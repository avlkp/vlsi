==> flow/design.v <==
module softplus8_pla #(
    parameter WIDTH = 16,
    parameter SLICES = 8,
    parameter FP = 8
) (
    input wire clk,
    input wire rst,
    input wire signed [WIDTH - 1:0] x,
    output wire [WIDTH - 1:0] y
);
    localparam signed [(WIDTH * SLICES - 1):0] SLOPES = {
        16'sd255,
        16'sd250,
        16'sd230,
        16'sd172,
        16'sd84,
        16'sd26,
        16'sd6,
        16'sd1
    };
    localparam signed [(WIDTH * SLICES - 1):0] INTERCEPTS = {
        16'sd9,
        16'sd32,
        16'sd91,
        16'sd177,
        16'sd177,
        16'sd91,
        16'sd32,
        16'sd9
    };
    localparam signed [(WIDTH * (SLICES + 1) - 1):0] BREAKPOINTS = {
        16'sd1536,
        16'sd1152,
        16'sd768,
        16'sd384,
        16'sd0,
        -16'sd384,
        -16'sd768,
        -16'sd1152,
        -16'sd1536
    };
    reg [SLICES:0] sel;  
    reg signed [(2 * WIDTH - 1):0] segmult [SLICES - 1:0];  
    reg [WIDTH - 1:0] segres [SLICES - 1:0];  
    reg [WIDTH - 1:0] mux;  
    integer i;
    always @(*) begin
        for (i = 0; i < SLICES + 1; i = i + 1) begin
            sel[i] = (x_reg > $signed(BREAKPOINTS[WIDTH * i +: WIDTH]));
        end
        for (i = 0; i < SLICES; i = i + 1) begin
            segmult[i] = x_reg * $signed(SLOPES[WIDTH * i +: WIDTH]);
        end
        for (i = 0; i < SLICES; i = i + 1) begin
            segres[i] = (segmult_reg[i] >> FP) + $signed(INTERCEPTS[WIDTH * i +: WIDTH]);
        end
        mux = {WIDTH{1'b0}};
        if (sel_reg2 == {(SLICES+1){1'b0}}) begin
            mux = {WIDTH{1'b0}};
        end else if (sel_reg2 == {(SLICES+1){1'b1}}) begin
            mux = segres_reg[SLICES - 1];
        end else begin
            for (i = 0; i < SLICES; i = i + 1) begin
                if (sel_reg2 == ((1 << (i + 1)) - 1)) begin
                    mux = segres_reg[i];
                end
            end
        end
    end
    reg signed [WIDTH - 1:0] x_reg;
    reg [SLICES:0] sel_reg1;
    reg signed [2 * WIDTH - 1:0] segmult_reg [SLICES - 1:0];
    reg [SLICES:0] sel_reg2;
    reg [WIDTH - 1:0] segres_reg [SLICES - 1:0];
    reg [WIDTH - 1:0] mux_reg;
    always @(posedge clk or posedge rst) begin
        if (rst) begin
            x_reg <= {WIDTH{1'b0}};
            sel_reg1 <= {(SLICES + 1){1'b0}};
            for (i = 0; i < SLICES; i = i + 1) begin
                segmult_reg[i] <= {(WIDTH * 2){1'b0}};
            end
            sel_reg2 <= {(SLICES + 1){1'b0}};
            for (i = 0; i < SLICES; i = i + 1) begin
                segres_reg[i] <= {WIDTH{1'b0}};
            end
            mux_reg <= {WIDTH{1'b0}};
        end else begin
            x_reg <= x;
            sel_reg1 <= sel;
            for (i = 0; i < SLICES; i = i + 1) begin
                segmult_reg[i] <= segmult[i];
            end
            sel_reg2 <= sel_reg1;
            for (i = 0; i < SLICES; i = i + 1) begin
                segres_reg[i] <= segres[i];
            end
            mux_reg <= mux;
        end
    end
    assign y = mux_reg;
endmodule
# Step by step through the tools: softplus8_pla
# What the tools print for softplus8_pla, step after step.
# Line numbers count from 1 in the design file above.
# Cell names lack the library's common part.
inputs:
  top_module: "softplus8_pla"
  clock: "clk"
  lib: "sky130hd"
  pvt_corner: "tt_025C_1v80"

# Word level
# Yosys after proc, flatten, opt, wreduce and memory -nomap, before mapping. Enables and synchronous resets that opt folds into registers are not counted as muxes. Print and check cells are not counted. Equal cells are merged and count once.
bits:
  input_bits: 18
  wordCells: 64
  register_bits: 348
  output_inout_bits: 16
op_classes:
  add_sub_neg: 8
  n_eq: 9
  mux: 10
  mul: 7
  reduce_logical: 1
  compare: 9
op_table:
  columns: ["cell", "n"]
  rows:
  - ["multiplier 16 x 8 -> 23 bit (second input constant)", 2]
  - ["multiplier 16 x 9 -> 24 bit (second input constant)", 1]
  - ["2-to-1 mux 16 bit", 10]
  - ["multiplier 16 x 7 -> 22 bit (second input constant)", 1]
  - ["multiplier 16 x 6 -> 22 bit (second input constant)", 1]
  - ["multiplier 16 x 5 -> 21 bit (second input constant)", 1]
  - ["> comparator 16 x 12 -> 1 bit (second input constant)", 4]
  - ["multiplier 16 x 3 -> 19 bit (second input constant)", 1]
  - ["> comparator 16 x 10 -> 1 bit (second input constant)", 2]
  - ["> comparator 16 x 11 -> 1 bit (second input constant)", 2]
  - ["adder 16 x 4 -> 16 bit (second input constant)", 2]
  - ["adder 16 x 6 -> 16 bit (second input constant)", 2]
  - ["adder 16 x 7 -> 16 bit (second input constant)", 2]
  - ["adder 16 x 8 -> 16 bit (second input constant)", 2]
  - ["> comparator 16 x 1 -> 1 bit (second input constant)", 1]
  - ["equality test 9 x 1 -> 1 bit (second input constant)", 1]
  - ["equality test 9 x 2 -> 1 bit (second input constant)", 1]
  - ["equality test 9 x 3 -> 1 bit (second input constant)", 1]
  - ["equality test 9 x 4 -> 1 bit (second input constant)", 1]
  - ["equality test 9 x 5 -> 1 bit (second input constant)", 1]
  - ["equality test 9 x 6 -> 1 bit (second input constant)", 1]
  - ["equality test 9 x 7 -> 1 bit (second input constant)", 1]
  - ["equality test 9 x 8 -> 1 bit (second input constant)", 1]
  - ["equality test 9 bit (second input constant)", 1]
  - ["zero test 9 bit", 1]

# Longest topological paths
# Yosys ltp: most cells in a row. Word level: on the elaborated netlist, between registers, memories and ports. Mapped: between sequential cells and ports; inverters and the memories' decode and read muxes count.
depth:
  depth_word: 11
  abc_area: 0
  depth_mapped: 19
  mapped_depth_nobuf: 19

# Mapped cells and area
# Yosys stat after the flow's synthesis: flattened, memories mapped to cells. It holds for the ABC_AREA given above (unset counts as 0); a run with the other value may have another netlist.
# The area totals of this step are shown rounded.
by_type:
  columns: ["cell", "n", "area_total_um2"]
  rows:
  - ["dfrtp_1", 292, 7.31E+03]
  - ["fa_1", 173, 3.46E+03]
  - ["ha_1", 263, 3.29E+03]
  - ["inv_1", 401, 1.51E+03]
  - ["xnor2_1", 129, 1.13E+03]
  - ["xor2_1", 72, 630.605]
  - ["nand2_1", 111, 416.65]
  - ["nor2_1", 85, 319.056]
  - ["a222oi_1", 31, 310.298]
  - ["a21oi_1", 61, 305.293]
  - ["nand4_1", 29, 181.424]
  - ["nand3_1", 35, 175.168]
  - ["o21a_1", 23, 172.666]
  - ["o21ai_0", 27, 135.13]
  - ["nor3_1", 25, 125.12]
  - ["and3_1", 19, 118.864]
  - ["nand2b_1", 18, 112.608]
  - ["a21o_1", 14, 105.101]
# Not listed: further types 52, cells in them 168.
synth_totals:
  sequential_area_um2: 7300
  flip_flops: 292
  buffers: 17
  yosys_area_um2: 21000
  mapped_cells: 1976

# Worst setup path after synthesis
# Source: OpenSTA report_checks on the synthesized netlist (no wires, ideal clock, input and output delay 20% of the period each), path of least setup slack; recovery checks are left aside. Register names are those of the netlist, which keeps one name where synthesis merged equal registers.
synth_path:
  path_type: "register to register"
  from: "reg x_reg[15]"
  to: "reg segmult_reg[7][23]"
  path_slack_ps: 626
  setup_ps: 132
  t_required_ps: 6318
  driving_pins: 17
  delay_ps: 5824
  t_first_pin_ps: 0
  arrival_ps: 5692
  period_ps: 6450
  path_buffers: 1
  synth_period_reached_ps: 5824
# "delay_ps" = arrival - input delay + setup time.
# "driving_pins": output pins that drive a net of the path, with the launching flip-flop's if there is one; two outputs of one cell count as two.
# "synth_period_reached_ps" = period - worst setup slack (recovery checks aside). The figure is calculated, with input and output delays left at 20% of the set period.
# Between the ends stands the longest chain of elaborated cells between them, by number of cells; it is not shown to be the way that was timed. Of several equally long chains one is given.
# Each line given opens the expression or statement behind the cell; cells for indexed reads and writes are added by Yosys, which also makes memories of some case tables.
synth_via:
  path_cell_list: "dfrtp_1 buf_1 clkinv_1 ha_1 xor2_1 fa_1 fa_1 inv_1 fa_1 inv_1 ha_1 nor4_1 a21oi_1 a21bo_2 o31ai_1 and4_1 nor3_1"
  elab_chain_len: 1
  cone_cells: 1
  lines_between: 1
  classes_between: "mul: 1"
synth_lines:
  columns: ["item", "line", "rtl"]
  rows:
  - ["start: declaration", 70, "reg signed [WIDTH - 1:0] x_reg;"]
  - ["start: assignment", 78, "x_reg <= {WIDTH{1'b0}};"]
  - ["start: assignment", 89, "x_reg <= x;"]
  - ["multiplier 16 x 9 -> 24 bit", 52, "segmult[i] = x_reg * $signed(SLOPES[WIDTH * i +: WIDTH]);"]
  - ["end: assignment", 81, "segmult_reg[i] <= {(WIDTH * 2){1'b0}};"]
  - ["end: assignment", 92, "segmult_reg[i] <= segmult[i];"]

# Timing after layout
# Path of least setup slack in the final report of flow run 1 (OpenROAD, finished layout, wires in). Where an end is a register, its clock arrival counts in the times.
# The report prints the path's times to 10 ps; the period is as set.
layout_path:
  path_type: "register to register"
  from: "reg x_reg[9]"
  to: "reg segmult_reg[7][23]"
  period_ps: 9100
  arrival_ps: 6230
  driving_pins: 18
  setup_ps: 120
  t_first_pin_ps: 560
  path_buffers: 0
  path_slack_ps: 3280
  t_required_ps: 9510
# Between the ends stands the longest chain of elaborated cells between them, by number of cells; it is not shown to be the way that was timed. Of several equally long chains one is given.
layout_via:
  path_cell_list: "dfrtp_1 inv_1 fa_1 fa_1 inv_1 fa_1 inv_1 fa_1 inv_1 ha_1 and4_1 a21oi_1 o21ai_0 a21oi_2 a21bo_2 o31ai_1 and4_1 nor3_1"
  elab_chain_len: 1
  cone_cells: 1
  lines_between: 1
  classes_between: "mul: 1"
layout_lines:
  columns: ["item", "line", "rtl"]
  rows:
  - ["start: declaration", 70, "reg signed [WIDTH - 1:0] x_reg;"]
  - ["start: assignment", 78, "x_reg <= {WIDTH{1'b0}};"]
  - ["start: assignment", 89, "x_reg <= x;"]
  - ["multiplier 16 x 9 -> 24 bit", 52, "segmult[i] = x_reg * $signed(SLOPES[WIDTH * i +: WIDTH]);"]
  - ["end: assignment", 81, "segmult_reg[i] <= {(WIDTH * 2){1'b0}};"]
  - ["end: assignment", 92, "segmult_reg[i] <= segmult[i];"]

Appendix: measured runs

2 stored runs of softplus8_pla in the flow (synthesis by Yosys, layout by OpenROAD, sky130hd cells), in arbitrary order. Constraints: input delay and output delay 20% of the set period each, output load 0.01 pF.
"achieved_clock_period_ps" is the run's clock period less its worst setup slack. It is reckoned from that one timing run; input and output delays stay at 20% of the period that was set.
Results are given in rounded form.

--- flow run 1 ---
==> flow/run.sh <==
#!/bin/bash
# the make line also repeats the synthesis and layout settings of config.mk as NAME=value (left out here)
make -C /OpenROAD-flow-scripts/flow DESIGN_CONFIG=/design/flow/config.mk WORK_HOME=/design/flow/orfs CLKGATE_MAP_FILE= finish
==> flow/config.mk <==
export PLATFORM = sky130hd
export DESIGN_NAME = softplus8_pla
export DESIGN_NICKNAME = softplus8_pla
export VERILOG_FILES = /design/flow/design.v
export SDC_FILE = /design/flow/constraint.sdc
export NUM_CORES = 4
export LEC_CHECK = 0
export CAP_MARGIN = 20
export CELL_PAD_IN_SITES_DETAIL_PLACEMENT = 1
export CELL_PAD_IN_SITES_GLOBAL_PLACEMENT = 2
export CORE_MARGIN = 2
export CORE_UTILIZATION = 17
export GPL_TIMING_DRIVEN = 1
export PLACE_DENSITY = 0.76
export SLEW_MARGIN = 25
==> flow/constraint.sdc <==
create_clock -name core_clock -period 9.1 [get_ports {clk}]
set_input_delay 1.8200 -clock core_clock [delete_from_list [all_inputs] [get_ports {clk}]]
set_output_delay 1.8200 -clock core_clock [all_outputs]
set_load 0.01 [all_outputs]

==> results, as YAML <==
results:
  timing.setup.ws_ps: 3300
  synthArea_um2: 21000
  stdcell_area_um2: 25000
  achieved_clock_period_ps: 5823
  layout_utilization_pct: 20
  total_die_area_um2: 130000

--- flow run 2 ---
==> flow/run.sh <==
#!/bin/bash
# the make line also repeats the synthesis and layout settings of config.mk as NAME=value (left out here)
make -C /OpenROAD-flow-scripts/flow DESIGN_CONFIG=/design/flow/config.mk WORK_HOME=/design/flow/orfs CLKGATE_MAP_FILE= finish
==> flow/config.mk <==
export PLATFORM = sky130hd
export DESIGN_NAME = softplus8_pla
export DESIGN_NICKNAME = softplus8_pla
export VERILOG_FILES = /design/flow/design.v
export SDC_FILE = /design/flow/constraint.sdc
export NUM_CORES = 4
export LEC_CHECK = 0
export ABC_AREA = 1
export CAP_MARGIN = 20
export CELL_PAD_IN_SITES_GLOBAL_PLACEMENT = 1
export CORE_MARGIN = 2
export CORE_UTILIZATION = 63
export CTS_CLUSTER_DIAMETER = 165
export CTS_CLUSTER_SIZE = 55
export GPL_ROUTABILITY_DRIVEN = 0
export PLACE_DENSITY_LB_ADDON = 0.2
export SETUP_SLACK_MARGIN = 1.01
export SLEW_MARGIN = 35
==> flow/constraint.sdc <==
create_clock -name core_clock -period 6.28 [get_ports {clk}]
set_input_delay 1.2560 -clock core_clock [delete_from_list [all_inputs] [get_ports {clk}]]
set_output_delay 1.2560 -clock core_clock [all_outputs]
set_load 0.01 [all_outputs]

==> results, as YAML <==
results:
  timing.setup.ws_ps: 1300
  synthArea_um2: 23000
  stdcell_area_um2: 25000
  achieved_clock_period_ps: 4964
  layout_utilization_pct: 67
  total_die_area_um2: 39000
